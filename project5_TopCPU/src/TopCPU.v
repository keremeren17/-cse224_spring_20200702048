==> flow/design.v <==
module ALU (
    input [31:0] A,
    input [31:0] B,
    input [2:0] ALUop,
    output reg [31:0] Result
);
    always @(*) begin
        case (ALUop)
            3'b000: Result = 0;  
            3'b001: Result = 0;  
            3'b010: Result = A + B;  
            3'b011: Result = A - B;  
            3'b100: Result = A << B;  
            3'b101: Result = A >> B;  
            3'b110: Result = A + B;  
            3'b111: Result = A - B;  
            default: Result = 0;
        endcase
    end
endmodule
module InstructionDecoder (
    input [31:0] instruction,
    output reg [2:0] ALUop,
    output reg [4:0] rd,
    output reg [4:0] rs1,
    output reg [4:0] rs2,
    output reg [31:0] immediate,
    output reg isImmediateOp
);
    always @(*) begin
        rd = instruction[27:23];
        rs1 = instruction[22:18];
        rs2 = instruction[17:13];
        immediate = {{19{instruction[12]}}, instruction[12:0]};  
        ALUop = 3'b000;
        isImmediateOp = 0;
        case (instruction[31:28])
            4'b0000: ALUop = 3'b000;  
            4'b0001: ALUop = 3'b010;  
            4'b0010: ALUop = 3'b011;  
            4'b0011: ALUop = 3'b100;  
            4'b0100: ALUop = 3'b101;  
            4'b0101: begin ALUop = 3'b110; isImmediateOp = 1; end  
            4'b0110: begin ALUop = 3'b111; isImmediateOp = 1; end  
            default: ALUop = 3'b000;  
        endcase
    end
endmodule
module InstructionMemory (
    input [4:0] pc,
    output reg [31:0] instruction
);
    always @(*) begin
        case (pc)
            5'd0: instruction = 32'b0101_01010_00000_00000_000000001010;
            5'd1: instruction = 32'b0101_01111_00000_00000_000000001111;
            5'd2: instruction = 32'b0001_11001_01010_01111_000000000000;
            5'd3: instruction = 32'b0110_10100_11001_00000_000000000101;
            5'd4: instruction = 32'b0101_00101_00000_00000_000000000010;
            5'd5: instruction = 32'b0011_11110_11001_00101_000000000000;
            default: instruction = 32'b00000000000000000000000000000000;
        endcase
    end
endmodule
module RegisterFile (
    input clk,
    input we,
    input [4:0] ra1,
    input [4:0] ra2,
    input [4:0] wa,
    input [31:0] wd,
    output [31:0] rd1,
    output [31:0] rd2
);
    reg [31:0] regfile [0:31];
    assign rd1 = regfile[ra1];
    assign rd2 = regfile[ra2];
    always @(posedge clk) begin
        if (we) begin
            regfile[wa] <= wd;
        end
    end
endmodule
module TopCPU (
    input clk,
    input reset,
    input control,
    output [3:0] an,
    output [6:0] seg
);
    wire [31:0] Result;
    reg [4:0] pc;
    wire [31:0] instruction;
    wire [2:0] ALUop;
    wire [4:0] rd, rs1, rs2;
    wire [31:0] immediate;
    wire isImmediateOp;
    wire [31:0] A, B;
    reg [31:0] B_input;
    reg we;
    InstructionMemory imem(pc, instruction);
    InstructionDecoder decoder(instruction, ALUop, rd, rs1, rs2, immediate, isImmediateOp);
    RegisterFile regfile(clk, we, rs1, rs2, rd, Result, A, B);
    ALU alu(A, B_input, ALUop, Result);
    assign an = 4'b0000;  
    assign seg = Result[6:0];  
    always @(posedge clk or posedge reset) begin
        if (reset)
            pc <= 0;
        else if (control)
            pc <= pc + 1;
    end
    always @(*) begin
        B_input = isImmediateOp ? immediate : B;
        we = (ALUop != 3'b000 && rd != 5'd0);
    end
endmodule
Step by step through the tools: TopCPU
The steps from the RTL of TopCPU to its reports follow in flow order.
Line numbers count from 1 in the design file above.
Operators: Yosys type, input widths -> output width; for muxes data width and select width s.
{ "design": {"design": "TopCPU", "clock_port": "clk", "cell_library": "sky130hd", "corner": "tt_025C_1v80"} }

Elaborated design
Counts by Yosys on the flattened word-level netlist (proc, flatten, opt, wreduce; memories kept). Register bits leave out memories and registers merged into their read ports (data or address); mux counts leave out enables and synchronous resets folded into registers. Print and check cells are left out. Cells with the same type and inputs are merged into one.
Yosys's memory passes give these memory sizes; they may raise the number of words (mostly to a power of two), join words into wider ones and drop unused or constant bits.
{ "classes": {"n_reduce_logical": 9, "mux": 8, "addsub": 3, "n_shift": 2, "equal": 18} }
{ "ops": {"columns": ["cell", "n"], "rows": [
  ["$pmux 30 s6", 1],
  ["$pmux 32 s5", 1],
  ["$mux 32", 2],
  ["$add 32x32->32", 1],
  ["$sub 32x32->32", 1],
  ["$shl 32x32->32", 1],
  ["$shr 32x32->32", 1],
  ["$pmux 3 s6", 1],
  ["$eq 3x3->1 const B", 4],
  ["$eq 5x2->1 const B", 2],
  ["$eq 5x3->1 const B", 2],
  ["$eq 2x3->1 const B", 3],
  ["$reduce_or 2->1", 4],
  ["$eq 3x2->1 const B", 2],
  ["$add 5x1->5 const B", 1],
  ["$eq 5x1->1 const B", 1],
  ["$logic_not 5->1", 1],
  ["$reduce_bool 5->1", 1],
  ["$mux 5", 1],
  ["$eq 2x2->1 const B", 2],
  ["$eq 3x1->1 const B", 1],
  ["$logic_not 3->1", 1],
  ["$reduce_bool 3->1", 1],
  ["$eq 2x1->1 const B", 1],
  ["$mux 1", 2],
  ["$logic_and 1x1->1", 1]
]} }
{ "bits": {"in_bits": 3, "regBits": 5, "ram_bits": 1024, "out_inout_bits": 11, "mem_count": 1} }
{ "mem_list": {"columns": ["name", "size", "word_bits", "rd", "wr", "line_no", "text"], "rows": [
  ["regfile.regfile", 32, 32, 2, 1, 75, "reg [31:0] regfile [0:31];"]
]} }

Logic depth
Longest topological path by Yosys (ltp), each cell counted once; first at word level (registers and memories cut), then after technology mapping (sequential cells cut; the memories' decode and read muxes count).
{ "depth": {"word_depth": 9, "abc_area": 0, "mapped_depth": 30, "mapped_depth_nobuf": 23} }

Mapped cells and area
Yosys stat after the flow's synthesis: flattened, memories mapped to cells. It holds for the ABC_AREA given above (unset counts as 0); a run with the other value may have another netlist.
{ "types": {"columns": ["cell_type", "n", "type_area_um2"], "rows": [
  ["sky130_fd_sc_hd__edfxtp_1", 331, 9.94E+03],
  ["sky130_fd_sc_hd__mux2i_1", 194, 1.94E+03],
  ["sky130_fd_sc_hd__nand2_1", 222, 833.299],
  ["sky130_fd_sc_hd__mux4_2", 24, 540.518],
  ["sky130_fd_sc_hd__ha_1", 39, 487.968],
  ["sky130_fd_sc_hd__nor2_1", 110, 412.896],
  ["sky130_fd_sc_hd__mux2_2", 35, 394.128],
  ["sky130_fd_sc_hd__a21oi_1", 77, 385.37],
  ["sky130_fd_sc_hd__o21ai_0", 64, 320.307],
  ["sky130_fd_sc_hd__xnor2_1", 36, 315.302],
  ["sky130_fd_sc_hd__and3_1", 44, 275.264],
  ["sky130_fd_sc_hd__a31oi_1", 38, 237.728],
  ["sky130_fd_sc_hd__nor3_1", 41, 205.197],
  ["sky130_fd_sc_hd__clkbuf_1", 54, 202.694],
  ["sky130_fd_sc_hd__o211ai_1", 27, 202.694],
  ["sky130_fd_sc_hd__o22ai_1", 31, 193.936],
  ["sky130_fd_sc_hd__buf_2", 37, 185.178],
  ["sky130_fd_sc_hd__xor2_1", 21, 183.926]
]} }
Not listed: further types 75, cells in them 433.
{ "mapped": {"mapped_cells": 1858, "sequential_area_um2": 10064.7, "ff_cells": 336, "synth_area_um2": 20489.7} }
By module: a second synthesis without flattening, with its own total; a netlist apart from the flattened one above.
{ "unflattened": {"hier_cells": 4474, "area_unflattened_um2": 56037.5} }
Each row is one instance without its submodules.
{ "by_module": {"columns": ["module", "instances", "area_um2", "n_cells", "mod_seq_area_um2"], "rows": [
  ["RegisterFile", 1, 48789.3, 3386, 30749.5],
  ["ALU", 1, 5859.4, 926, 0.0],
  ["TopCPU", 1, 654.4, 58, 125.1],
  ["InstructionDecoder", 1, 405.4, 56, 0.0],
  ["InstructionMemory", 1, 329.1, 48, 0.0]
]} }

Timing after synthesis
OpenSTA on the mapped netlist: ideal clock, no wires. The path of least setup slack (recovery checks aside). Input and output delay are each 20% of the period. Register names are those of the netlist, which keeps one name where synthesis merged equal registers.
{ "synth_path": {"path_kind": "register -> output", "startpoint": "register pc[0]", "endpoint": "output port seg[6]", "clock_period_ns": 9.13, "t_first_pin_ns": 0.000, "path_slack_ns": 2.165, "delay_ns": 5.139, "arrival_time_ns": 5.139, "required_time_ns": 7.304, "output_delay_ns": 1.826, "path_stages": 24, "synth_period_reached_ns": 6.965} }
"delay_ns" = arrival - input delay + setup time.
A path that ends at an output port has no setup time.
"path_stages" counts driving pins, that of a launching flip-flop among them; a cell with two outputs on the path counts twice.
"synth_period_reached_ns" is the clock period less the worst setup slack; recovery checks do not enter. This is arithmetic on one report: input and output delays are still those of the set period (20% each).
The rows between start and end are the longest chain of elaborated cells between them; the timing report does not say that the signal goes this way. Where chains are equally long, one stands for them.
A line is the first line of the expression or statement that the cell stems from. Yosys adds cells for indexed reads and writes and turns some case tables into memories.
{ "synth_between": {"path_cell_list": "sky130_fd_sc_hd__dfrtp_1 sky130_fd_sc_hd__ha_1 sky130_fd_sc_hd__buf_2 sky130_fd_sc_hd__mux2i_1 sky130_fd_sc_hd__nor2_1 sky130_fd_sc_hd__inv_1 sky130_fd_sc_hd__buf_2 sky130_fd_sc_hd__buf_2 sky130_fd_sc_hd__clkbuf_1 sky130_fd_sc_hd__buf_1 sky130_fd_sc_hd__ha_1 sky130_fd_sc_hd__buf_1 sky130_fd_sc_hd__buf_1 sky130_fd_sc_hd__nor2_1 sky130_fd_sc_hd__xnor2_1 sky130_fd_sc_hd__fa_1 sky130_fd_sc_hd__a21o_1 sky130_fd_sc_hd__a31oi_1 sky130_fd_sc_hd__nand2b_1 sky130_fd_sc_hd__a21oi_1 sky130_fd_sc_hd__xnor2_1 sky130_fd_sc_hd__a222oi_1 sky130_fd_sc_hd__a21oi_1 sky130_fd_sc_hd__buf_4", "elab_chain_cells": 8} }
{ "synth_rtl": {"columns": ["element", "line_no", "text"], "rows": [
  ["start: declaration", 92, "reg [4:0] pc;"],
  ["start: assignment", 109, "pc <= 0;"],
  ["start: assignment", 111, "pc <= pc + 1;"],
  ["$eq 5x3->1", 54, "case (pc)"],
  ["$pmux 30 s6", 54, null],
  ["$eq 2x3->1", 37, "case (instruction[31:28])"],
  ["$reduce_or 2->1", null, null],
  ["$mux 1", 37, null],
  ["$mux 32", 114, "B_input = isImmediateOp ? immediate : B;"],
  ["$sub 32x32->32", 12, "3'b011: Result = A - B;"],
  ["$pmux 32 s5", 8, "case (ALUop)"],
  ["end: declaration", 89, "output [6:0] seg"]
]} }
Nets of the timed path that keep an RTL name, with a line that drives or declares them; the list need not be complete.
{ "synth_named_nets": {"columns": ["net", "line_no"], "rows": [
  ["Result[6]", 8]
]} }

Worst path after layout
Path of least setup slack in the final report of run 1 (OpenROAD, finished layout, wires in). Where an end is a register, its clock arrival counts in the times.
{ "layout_path": {"path_kind": "register -> output", "startpoint": "register pc[0]", "endpoint": "output port seg[6]", "clock_period_ns": 8.11, "path_stages": 15, "t_first_pin_ns": 0.55, "output_delay_ns": 1.62, "arrival_time_ns": 4.97, "path_slack_ns": 1.52, "required_time_ns": 6.49} }
The rows between start and end are the longest chain of elaborated cells between them; the timing report does not say that the signal goes this way. Where chains are equally long, one stands for them.
{ "layout_between": {"path_cell_list": "sky130_fd_sc_hd__dfrtp_2 sky130_fd_sc_hd__inv_2 sky130_fd_sc_hd__ha_4 sky130_fd_sc_hd__or4b_4 sky130_fd_sc_hd__buf_12 sky130_fd_sc_hd__o22ai_1 sky130_fd_sc_hd__a21oi_1 sky130_fd_sc_hd__o22ai_4 sky130_fd_sc_hd__mux2i_1 sky130_fd_sc_hd__a22oi_2 sky130_fd_sc_hd__mux2i_1 sky130_fd_sc_hd__mux2_2 sky130_fd_sc_hd__a222oi_1 sky130_fd_sc_hd__a21oi_2 sky130_fd_sc_hd__buf_2", "elab_chain_cells": 8} }
{ "layout_rtl": {"columns": ["element", "line_no", "text"], "rows": [
  ["start: declaration", 92, "reg [4:0] pc;"],
  ["start: assignment", 109, "pc <= 0;"],
  ["start: assignment", 111, "pc <= pc + 1;"],
  ["$eq 5x3->1", 54, "case (pc)"],
  ["$pmux 30 s6", 54, null],
  ["$eq 2x3->1", 37, "case (instruction[31:28])"],
  ["$reduce_or 2->1", null, null],
  ["$mux 1", 37, null],
  ["$mux 32", 114, "B_input = isImmediateOp ? immediate : B;"],
  ["$sub 32x32->32", 12, "3'b011: Result = A - B;"],
  ["$pmux 32 s5", 8, "case (ALUop)"],
  ["end: declaration", 89, "output [6:0] seg"]
]} }

Lab notebook: TopCPU

TopCPU through Yosys and OpenROAD on sky130hd: 2 stored runs, unordered, with their settings and measured results. The constraints put input and output delay at 20% of the set period each and load the outputs with 0.01 pF.
"period reached" = clock period - worst setup slack. The figure is calculated, with input and output delays left at 20% of the set period.
"time used up by the worst setup path" = time allowed to the worst setup path (clock period - input delay - output delay, where it has them) - its slack; a late launch clock adds to it, a late capture clock takes from it.

==> run 1: settings <==
{ "period_ns": 8.11, "CORE_UTILIZATION": 49, "SETUP_SLACK_MARGIN": 2.39, "PLACE_DENSITY_LB_ADDON": 0.11, "CELL_PAD_IN_SITES_DETAIL_PLACEMENT": 0, "TNS_END_PERCENT": 65, "ABC_AREA": 0, "CTS_CLUSTER_SIZE": 79, "CAP_MARGIN": 30, "SLEW_MARGIN": 15, "MAX_ROUTING_LAYER": "met5", "CORE_MARGIN": 2 }
==> run 1: results <==
standard-cell area after routing: 27323.7 µm²
final utilization: 66.6%
time used up by the worst setup path: 4.97 ns
kind of the worst setup path: register -> output
worst setup slack after layout: 1.518 ns
area of the die: 43468.1 µm²
netlist area reported by Yosys: 20489.7 µm²
worst hold slack after layout: 0.596 ns
period reached: 6.592 ns
final setup TNS: 0.000 ns

==> run 2: settings <==
{ "period_ns": 7.01, "SETUP_SLACK_MARGIN": 1.18, "CAP_MARGIN": 20, "CORE_MARGIN": 2, "CORE_UTILIZATION": 40, "SLEW_MARGIN": 20 }
==> run 2: results <==
standard-cell area after routing: 26673.1 µm²
worst hold slack after layout: 0.696 ns
final setup TNS: 0.000 ns
period reached: 6.209 ns
final utilization: 52.9%
area of the die: 53049.6 µm²
netlist area reported by Yosys: 20489.7 µm²
worst setup slack after layout: 0.801 ns
time used up by the worst setup path: 4.81 ns
kind of the worst setup path: register -> output
